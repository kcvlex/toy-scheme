==> flow/design.v <==
module PROGRAM_LOADER(
    input wire clk,
    input wire reset,
    input  wire       rx_ack,
    input  wire [7:0] rx_data,
    input  wire       tx_ready,
    output reg        tx_req,
    output reg  [7:0] tx_data,
    input  wire        wr_fin,
    output wire [31:0] wr_addr,
    output wire [31:0] wr_data,
    output reg         wr_req,
    output reg [31:0] entry_addr,
    input  wire req
);
    localparam IDLE     = 4'd0;
    localparam RX_REQ   = 4'd1;
    localparam RX_FIN   = 4'd2;
    localparam DRAM_REQ = 4'd3;
    localparam DRAM_FIN = 4'd4;
    localparam TX_REQ   = 4'd5;
    localparam TX_FIN   = 4'd6;
    reg [63:0] rx_buffer, tx_buffer;
    reg [3:0] rx_rem, tx_rem;
    reg [3:0] state;
    always @(negedge clk or posedge reset) begin
        if (reset) begin
            rx_buffer  <= 64'b0;
            tx_buffer  <= 64'b0;
            wr_req     <= 1'b0;
            tx_req     <= 1'b0;
            state      <= IDLE;
            entry_addr <= 32'b0;
            rx_rem     <= 4'b0;
            tx_rem     <= 4'b0;
        end else if (req) begin
            case (state)
                IDLE: begin
                    if (rx_ack) begin
                        state     <= RX_REQ;
                        rx_rem    <= 4'd7;
                        rx_buffer <= (rx_buffer << 8) | { 56'b0, rx_data };
                    end else begin
                        state     <= IDLE;
                    end
                end
                RX_REQ: begin
                    if (rx_ack) begin
                        rx_buffer <= (rx_buffer << 8) | { 56'b0, rx_data };
                        if (rx_rem - 4'b1 == 4'b0) begin
                            state <= RX_FIN;
                        end else begin
                            state <= RX_REQ;
                        end
                        rx_rem    <= rx_rem - 4'b1;
                    end else begin
                        state     <= RX_REQ;
                    end
                end
                RX_FIN: begin
                    state         <= DRAM_REQ;
                    wr_req        <= 1'b1;
                end
                DRAM_REQ: begin
                    if (wr_fin) begin
                        state     <= DRAM_FIN;
                        wr_req    <= 1'b0;
                    end else begin
                        state     <= DRAM_REQ;
                    end
                end
                DRAM_FIN: begin
                    state         <= TX_REQ;
                    tx_rem        <= 4'd8;
                    tx_buffer     <= rx_buffer;
                end
                TX_REQ: begin
                    if (tx_rem == 4'b0) begin
                        state     <= TX_FIN;
                        tx_req    <= 1'b0;
                    end else if (tx_ready) begin
                        state     <= TX_REQ;
                        tx_req    <= 1'b1;
                        tx_data   <= tx_buffer[7:0];
                        tx_rem    <= tx_rem - 4'b1;
                        tx_buffer <= tx_buffer >> 8;
                    end else begin
                        state     <= TX_REQ;
                        tx_req    <= 1'b0;
                    end
                end
                TX_FIN: begin
                    state         <= IDLE;
                end
                default: begin
                    state         <= state;
                end
            endcase
        end
    end
    assign wr_addr = rx_buffer[63:32];
    assign wr_data = rx_buffer[31:0];
endmodule
# --- Reports on PROGRAM_LOADER ---
# What the tools print for PROGRAM_LOADER, step after step.
# Lines are those of the file above, counted from 1.
# Cell names lack the library's common part.
setup:
  top_module: "PROGRAM_LOADER"
  clock: "clk"
  lib: "sky130hd"
  corner: "tt_025C_1v80"

# --- Elaborated design ---
# Yosys after proc, flatten, opt, wreduce and memory -nomap, before mapping. Memory bits, and registers merged into a memory's read port (data or address), are not among the register bits. Print and check cells are not counted.
bits:
  ff_bits: 150
  in_bits: 14
  wordCells: 61
op_classes:
  add_sub_neg: 2
  n_eq: 12
  mux: 21
  n_logic: 3
  reduce_and_logical: 15
op_table:
  columns: ["cell", "n"]
  rows:
  - ["64-bit 2-to-1 mux", 4]
  - ["64-bit case mux with 2-bit select", 1]
  - ["64-bit by 8-bit bitwise OR with 64-bit output", 1]
  - ["4-bit case mux with 7-bit select", 1]
  - ["4-bit case mux with 2-bit select", 2]
  - ["4-bit 2-to-1 mux", 4]
  - ["4-bit by 3-bit == test with 1-bit output (second input constant)", 3]
  - ["4-bit zero test", 3]
  - ["2-bit != test (second input constant)", 5]
  - ["4-bit by 1-bit subtractor with 4-bit output (second input constant)", 2]
  - ["4-bit by 2-bit == test with 1-bit output (second input constant)", 2]
  - ["4-bit AND reduction", 2]
  - ["7-bit nonzero test", 1]
  - ["2-bit nonzero test", 3]
  - ["3-bit AND reduction", 2]
  - ["2-bit 2-to-1 mux", 3]
  - ["5-bit AND reduction", 1]
  - ["2-bit AND reduction", 2]
  - ["4-bit by 1-bit == test with 1-bit output (second input constant)", 1]
  - ["1-bit 2-to-1 mux", 4]
  - ["3-bit 2-to-1 mux", 1]
  - ["1-bit inverter", 2]
  - ["2-bit by 1-bit != test with 1-bit output (second input constant)", 1]
  - ["2-bit OR reduction", 1]
  - ["1-bit case mux with 2-bit select", 1]

# --- Logic depth ---
# Longest topological path by Yosys (ltp), each cell counted once; first at word level (registers and memories cut), then after technology mapping (sequential cells cut; the memories' decode and read muxes count).
depth:
  depth_word: 5
  ABC_AREA: 0
  ltp_mapped: 7
  depth_no_buf: 5

# --- After synthesis ---
# Source: synth_stat.txt of the flow (Yosys; design flattened, memories mapped). It holds for the ABC_AREA given above (unset counts as 0); a run with the other value may have another netlist.
mapped:
  stdcells: 480
  mapped_area_um2: 6884.1
  ff_cells: 153
  buf_cells: 56
types:
  columns: ["cell_type", "n", "area_total_um2"]
  rows:
  - ["dfrtn_1", 144, 3.6E+03]
  - ["mux2_2", 147, 1.66E+03]
  - ["mux2_4", 29, 435.418]
  - ["buf_4", 35, 262.752]
  - ["edfxtp_1", 8, 240.23]
  - ["nand2_1", 27, 101.347]
  - ["o21ai_0", 16, 80.077]
  - ["ha_1", 4, 50.048]
  - ["buf_2", 9, 45.043]
  - ["buf_6", 4, 45.043]
  - ["inv_1", 9, 33.782]
  - ["clkbuf_1", 8, 30.029]
  - ["a22o_1", 3, 26.275]
  - ["dfstp_2", 1, 26.275]
  - ["nand3_1", 5, 25.024]
  - ["nor3b_4", 1, 18.768]
  - ["a21oi_1", 3, 15.014]
  - ["a31oi_1", 2, 12.512]
# Not listed: further types 20, cells in them 25.

# 2 stored runs of PROGRAM_LOADER in the flow (synthesis by Yosys, layout by OpenROAD, sky130hd cells), in arbitrary order. Constraints: input delay and output delay 20% of the set period each, output load 0.01 pF.
# "total_power_w": no workload was simulated; the value follows from the tool's default switching activity.
runs:
  - name: "run A"
    settings:
      period_ns: 7.92
      CORE_UTILIZATION: 60
      SETUP_SLACK_MARGIN: 0.19
      PLACE_DENSITY_LB_ADDON: 0.29
      TNS_END_PERCENT: 40
      ABC_AREA: 0
      GPL_ROUTABILITY_DRIVEN: 0
      CAP_MARGIN: 10
      SLEW_MARGIN: 5
      MIN_ROUTING_LAYER: "met1"
      MAX_ROUTING_LAYER: "met4"
      CORE_MARGIN: 2
    results:
      synthesis_area_um2: 6884.1
      die_um2: 12346.5
      worstSetupSlack_ns: 0.868
      final_hold_ws_ns: 0.431
      total_power_w: 0.003453
      layout_stdcell_area_um2: 8485.6
  - name: "run B"
    settings:
      period_ns: 4.39
      CAP_MARGIN: 20
      CORE_MARGIN: 2
      CORE_UTILIZATION: 40
      SLEW_MARGIN: 20
    results:
      synthesis_area_um2: 6884.1
      die_um2: 18275.0
      worstSetupSlack_ns: 0.030
      final_hold_ws_ns: 0.428
      total_power_w: 0.006157
      layout_stdcell_area_um2: 8807.2
